==> flow/design.v <==
module part2(Clock, Resetn, Go, DataIn, DataResult);
    input Clock;
    input Resetn;
    input Go;
    input [7:0] DataIn;
    output [7:0] DataResult;
    wire ld_a, ld_b, ld_c, ld_x, ld_r;
    wire ld_alu_out;
    wire [1:0]  alu_select_a, alu_select_b;
    wire alu_op;
    control C0(
        .clk(Clock),
        .resetn(Resetn),
        .go(Go),
        .ld_alu_out(ld_alu_out), 
        .ld_x(ld_x),
        .ld_a(ld_a),
        .ld_b(ld_b),
        .ld_c(ld_c), 
        .ld_r(ld_r), 
        .alu_select_a(alu_select_a),
        .alu_select_b(alu_select_b),
        .alu_op(alu_op)
    );
    datapath D0(
        .clk(Clock),
        .resetn(Resetn),
        .ld_alu_out(ld_alu_out), 
        .ld_x(ld_x),
        .ld_a(ld_a),
        .ld_b(ld_b),
        .ld_c(ld_c), 
        .ld_r(ld_r), 
        .alu_select_a(alu_select_a),
        .alu_select_b(alu_select_b),
        .alu_op(alu_op),
        .data_in(DataIn),
        .data_result(DataResult)
    );
 endmodule             
module control(
    input clk,
    input resetn,
    input go,
    output reg  ld_a, ld_b, ld_c, ld_x, ld_r,
    output reg  ld_alu_out,
    output reg [1:0]  alu_select_a, alu_select_b,
    output reg alu_op
    );
    reg [5:0] current_state, next_state; 
    localparam  S_LOAD_A        = 5'd0,
                S_LOAD_A_WAIT   = 5'd1,
                S_LOAD_B        = 5'd2,
                S_LOAD_B_WAIT   = 5'd3,
                S_LOAD_C        = 5'd4,
                S_LOAD_C_WAIT   = 5'd5,
                S_LOAD_X        = 5'd6,
                S_LOAD_X_WAIT   = 5'd7,
                S_CYCLE_0       = 5'd8,
                S_CYCLE_1       = 5'd9,
                S_CYCLE_2       = 5'd10,
					 S_CYCLE_3       = 5'd11,
					 S_CYCLE_4       = 5'd12;
    always@(*)
    begin: state_table 
            case (current_state)
                S_LOAD_A: next_state = go ? S_LOAD_A_WAIT : S_LOAD_A;  
                S_LOAD_A_WAIT: next_state = go ? S_LOAD_A_WAIT : S_LOAD_B;  
                S_LOAD_B: next_state = go ? S_LOAD_B_WAIT : S_LOAD_B;  
                S_LOAD_B_WAIT: next_state = go ? S_LOAD_B_WAIT : S_LOAD_C;  
                S_LOAD_C: next_state = go ? S_LOAD_C_WAIT : S_LOAD_C;  
                S_LOAD_C_WAIT: next_state = go ? S_LOAD_C_WAIT : S_LOAD_X;  
                S_LOAD_X: next_state = go ? S_LOAD_X_WAIT : S_LOAD_X;  
                S_LOAD_X_WAIT: next_state = go ? S_LOAD_X_WAIT : S_CYCLE_0;  
                S_CYCLE_0: next_state = S_CYCLE_1;
					 S_CYCLE_1: next_state = S_LOAD_A;  
            default:     next_state = S_LOAD_A;
        endcase
    end  
    always @(*)
    begin: enable_signals
        ld_alu_out = 1'b0;
        ld_a = 1'b0;
        ld_b = 1'b0;
        ld_c = 1'b0;
        ld_x = 1'b0;
        ld_r = 1'b0;
        alu_select_a = 2'b0;
        alu_select_b = 2'b0;
        alu_op       = 1'b0;
        case (current_state)
            S_LOAD_A: begin
                ld_a = 1'b1;
                end
            S_LOAD_B: begin
                ld_b = 1'b1;
                end
            S_LOAD_C: begin
                ld_c = 1'b1;
                end
            S_LOAD_X: begin
                ld_x = 1'b1;
                end
				S_CYCLE_0: begin 
					ld_alu_out = 1'b1; ld_a = 1'b1;
					alu_select_a = 2'b00;
					alu_select_b = 2'b11;
					alu_op = 1'b1;
					end
				S_CYCLE_1: begin 
					ld_alu_out = 1'b1; ld_a = 1'b1;
					alu_select_a = 2'b00;
					alu_select_b = 2'b11;
					alu_op = 1'b1;
				end
				S_CYCLE_2: begin 
					ld_alu_out = 1'b1; ld_b = 1'b1;
					alu_select_a = 2'b01;
					alu_select_b = 2'b11;
					alu_op = 1'b1;
				end
				S_CYCLE_3: begin 
					ld_alu_out = 1'b1; ld_b = 1'b1;
					alu_select_a = 2'b00;
					alu_select_b = 2'b01;
					alu_op = 1'b0;
				end
				S_CYCLE_4: begin 
					alu_select_a = 2'b00;
					alu_select_b = 2'b10;
					alu_op = 1'b0;
					ld_r = 1'b1;
				end
        endcase
    end  
    always@(posedge clk)
    begin: state_FFs
        if(!resetn)
            current_state <= S_LOAD_A;
        else
            current_state <= next_state;
    end  
endmodule
module datapath(
    input clk,
    input resetn,
    input [7:0] data_in,
    input ld_alu_out, 
    input ld_x, ld_a, ld_b, ld_c,
    input ld_r,
    input alu_op, 
    input [1:0] alu_select_a, alu_select_b,
    output reg [7:0] data_result
    );
    reg [7:0] a, b, c, x;
    reg [7:0] alu_out;
    reg [7:0] alu_a, alu_b;
    always@(posedge clk) begin
        if(!resetn) begin
            a <= 8'b0; 
            b <= 8'b0; 
            c <= 8'b0; 
            x <= 8'b0; 
        end
        else begin
            if(ld_a)
                a <= ld_alu_out ? alu_out : data_in;  
            if(ld_b)
                b <= ld_alu_out ? alu_out : data_in;  
            if(ld_x)
                x <= data_in;
            if(ld_c)
                c <= data_in;
        end
    end
    always@(posedge clk) begin
        if(!resetn) begin
            data_result <= 8'b0; 
        end
        else 
            if(ld_r)
                data_result <= alu_out;
    end
    always @(*)
    begin
        case (alu_select_a)
            2'd0:
                alu_a = a;
            2'd1:
                alu_a = b;
            2'd2:
                alu_a = c;
            2'd3:
                alu_a = x;
            default: alu_a = 8'b0;
        endcase
        case (alu_select_b)
            2'd0:
                alu_b = a;
            2'd1:
                alu_b = b;
            2'd2:
                alu_b = c;
            2'd3:
                alu_b = x;
            default: alu_b = 8'b0;
        endcase
    end
    always @(*)
    begin : ALU
        case (alu_op)
            0: begin
                   alu_out = alu_a + alu_b;  
               end
            1: begin
                   alu_out = alu_a * alu_b;  
               end
            default: alu_out = 8'b0;
        endcase
    end
endmodule
# Reports on part2

Tool output for the design above, in the order of the flow.
Lines are those of the file above, counted from 1.
Operators: Yosys type, input widths -> output width; for muxes data width and select width s.
Library cell names are shortened.
A cell with -- has no value.

Top: part2
Clock port: Clock
Library: sky130hd
Library corner: tt_025C_1v80

# After elaboration

Source: Yosys, flattened and elaborated, memories not mapped. Widths are those after wreduce. Print and check cells do not count.
Yosys's memory passes give these memory sizes; they may raise the number of words (mostly to a power of two), join words into wider ones and drop unused or constant bits.

Memories kept: 1
Memory bits (read-only): 160
Output and inout bits: 8
Word width x clocked read ports: 10
Flip-flop bits (word level): 46
Elaborated cells: 43

Reduce/logical cells: 4
Bitwise operators: 1
Equality and inequality tests: 14
Muxes and demuxes: 15
Add/sub/neg operators: 1
$mul: 1

Memory list:

| name             | words | bits a word | rd ports | write ports | line | RTL |
| (name not given) | 16    | 10          | 1        | 0           | 91   | `case (current_state)` |

Operator list:

| operator           | number |
| $mul 8x8->8        | 1 |
| $pmux 8 s4         | 2 |
| $pmux 5 s9         | 1 |
| $eq 6x3->1 const B | 4 |
| $pmux 8 s2         | 1 |
| $eq 6x2->1 const B | 2 |
| $mux 11            | 1 |
| $eq 2x2->1 const B | 4 |
| $add 8x8->8        | 1 |
| $mux 8             | 1 |
| $mux 4             | 2 |
| $logic_not 2->1    | 3 |
| $eq 6x1->1 const B | 1 |
| $eq 6x4->1 const B | 1 |
| $logic_not 6->1    | 1 |
| $eq 2x1->1 const B | 2 |
| $mux 2             | 2 |
| $mux 1             | 4 |
| $mux 3             | 1 |
| $not 1->1          | 1 |

# Depth

Depth = most cells in a row (Yosys ltp): at word level without a register or memory, in the mapped netlist without a sequential cell, where the memories' decode and read muxes count.

Depth in word-level cells: 7
ABC_AREA: 0
Gate-level depth with buffers: 19
Gate-level depth less buffers: 18

# After synthesis

Yosys stat after the flow's synthesis: flattened, memories mapped to cells. It holds for the ABC_AREA given above (unset counts as 0); a run with the other value may have another netlist.

Cell types:

| type     | number |
| dfxtp_1  | 53 |
| mux2i_1  | 30 |
| ha_1     | 23 |
| fa_1     | 13 |
| nor2b_1  | 32 |
| inv_1    | 37 |
| mux4_1   | 5 |
| and2_1   | 17 |
| xnor2_1  | 12 |
| nand2_1  | 25 |
| mux2_2   | 7 |
| o211a_1  | 7 |
| mux4_2   | 3 |
| a21oi_1  | 12 |
| o21a_1   | 7 |
| nor2_1   | 13 |
| xnor3_1  | 2 |
| clkbuf_1 | 11 |

Not listed: further types 31, cells in them 52.

Synthesis area: 3535.9 sq um
Standard cells after synthesis: 361
Buffers: 17
Mapped flip-flops: 53

By module: a second synthesis without flattening, with its own total; a netlist apart from the flattened one above.

Cell total of the unflattened synthesis: 371
Area (unflattened synthesis): 3684.8 sq um

Rows give one instance, submodules left out.

Modules:

| module   | instances | sequential area (sq um) | cells | area (sq um) |
| datapath | 1         | 800.8                   | 329   | 3229.3 |
| control  | 1         | 260.2                   | 42    | 455.4 |
| part2    | 1         | 0.0                     | 0     | 0.0 |

# Path before layout

Path of least setup slack by OpenSTA after synthesis, without wires, with an ideal clock, recovery checks aside; 20% of the period is set as input and as output delay. Where synthesis merged equal registers, the netlist keeps one of their names.

Kind: register to register
From: register (no name shown)
To: register D0.a[7]
Arrival time: 4.489 ns
Path buffers: 1
Path delay: 4.563 ns
Setup slack: 2.947 ns
Stages on the path: 19
Clock period: 7.51 ns
Period reached after synthesis: 4.563 ns

"path delay" is the arrival time less input delay plus setup time.
"stages on the path": output pins that drive a net of the path, with the launching flip-flop's if there is one; two outputs of one cell count as two.
"period reached after synthesis" = period - worst setup slack (recovery checks aside). The figure is calculated, with input and output delays left at 20% of the set period.

Cell sequence: dfxtp_1 > buf_6 > mux4_1 > ha_1 > inv_1 > fa_1 > inv_1 > ha_1 > fa_1 > inv_1 > fa_1 > inv_1 > ha_1 > a21oi_1 > xnor3_1 > xnor3_1 > nand2_1 > o211ai_2 > a31oi_1

Ends and longest elaborated chain, after synthesis:

| item          | line | RTL |
| end, assigned | 160  | `a <= 8'b0;` |
| end, assigned | 167  | `a <= ld_alu_out ? alu_out : data_in;` |
| end, declared | 155  | `reg [7:0] a, b, c, x;` |

No chain of elaborated cells between the ends is given.

# Timing after layout

From the final timing report of flow run 1: the path of least setup slack in the routed layout; clock arrival at registers is part of the times.

Kind: register to register
From: register (no name shown)
To: register D0.b[7]
Arrival time: 5.19 ns
Setup slack: 0.58 ns
Stages on the path: 18
Path buffers: 0
Clock period: 5.61 ns

Cell sequence: dfxtp_1 > mux4_1 > ha_1 > inv_1 > fa_1 > inv_1 > ha_1 > fa_1 > inv_1 > fa_1 > inv_1 > ha_1 > a21oi_1 > xnor3_1 > xnor3_1 > nand2_1 > o211ai_2 > a31oi_1

Ends and longest elaborated chain, post-layout:

| item          | line | RTL |
| end, assigned | 161  | `b <= 8'b0;` |
| end, assigned | 169  | `b <= ld_alu_out ? alu_out : data_in;` |
| end, declared | 155  | `reg [7:0] a, b, c, x;` |

No chain of elaborated cells between the ends is given.

Appendix: measured runs

Top module part2; platform sky130hd; tools Yosys and OpenROAD; 2 stored runs in no particular order. Input and output delays are each 20% of the period that was set; the output load is 0.01 pF.
By "achieved clock period" is meant the clock period of the run minus its worst setup slack. This is arithmetic on one report: input and output delays are still those of the set period (20% each).
"critical path time" = time allowed to the worst setup path (clock period - input delay - output delay, where it has them) - its slack; a late launch clock adds to it, a late capture clock takes from it.
"total power after layout": no workload was simulated; the value follows from the tool's default switching activity.
A setting shown as -- is not set for that run.

| item                                    | flow run 1           | flow run 2           |
| period_ns                               | 5.61                 | 4.08                 |
| CORE_UTILIZATION                        | 44                   | 44                   |
| SETUP_SLACK_MARGIN                      | -0.33                | -0.11                |
| PLACE_DENSITY_LB_ADDON                  | 0.26                 | 0.2                  |
| CORE_ASPECT_RATIO                       | 0.84                 | 1.32                 |
| CELL_PAD_IN_SITES_GLOBAL_PLACEMENT      | 3                    | --                   |
| GPL_TIMING_DRIVEN                       | 1                    | 1                    |
| CTS_CLUSTER_SIZE                        | 70                   | --                   |
| CAP_MARGIN                              | 20                   | 20                   |
| CORE_MARGIN                             | 2                    | 2                    |
| SLEW_MARGIN                             | 20                   | 20                   |
| HOLD_SLACK_MARGIN                       | --                   | 0.01                 |
| CELL_PAD_IN_SITES_DETAIL_PLACEMENT      | --                   | 1                    |
| achieved clock period (ns)              | 5.026                | 4.443                |
| cell area after synthesis (sq um)       | 3535.9               | 3535.9               |
| final setup TNS (ns)                    | 0.000                | -1.737               |
| critical path time (ns)                 | 5.03                 | 4.44                 |
| class of the worst setup path           | register to register | register to register |
| post-route utilization                  | 0.506                | 0.552                |
| full die area (sq um)                   | 8772.0               | 8776.3               |
| worst hold slack after layout (ns)      | 0.494                | 0.483                |
| setup slack of the worst path (ns)      | 0.584                | -0.363               |
| total power after layout (mW)           | 0.7764               | 1.108                |
| standard-cell area after layout (sq um) | 3876.2               | 4294.1               |
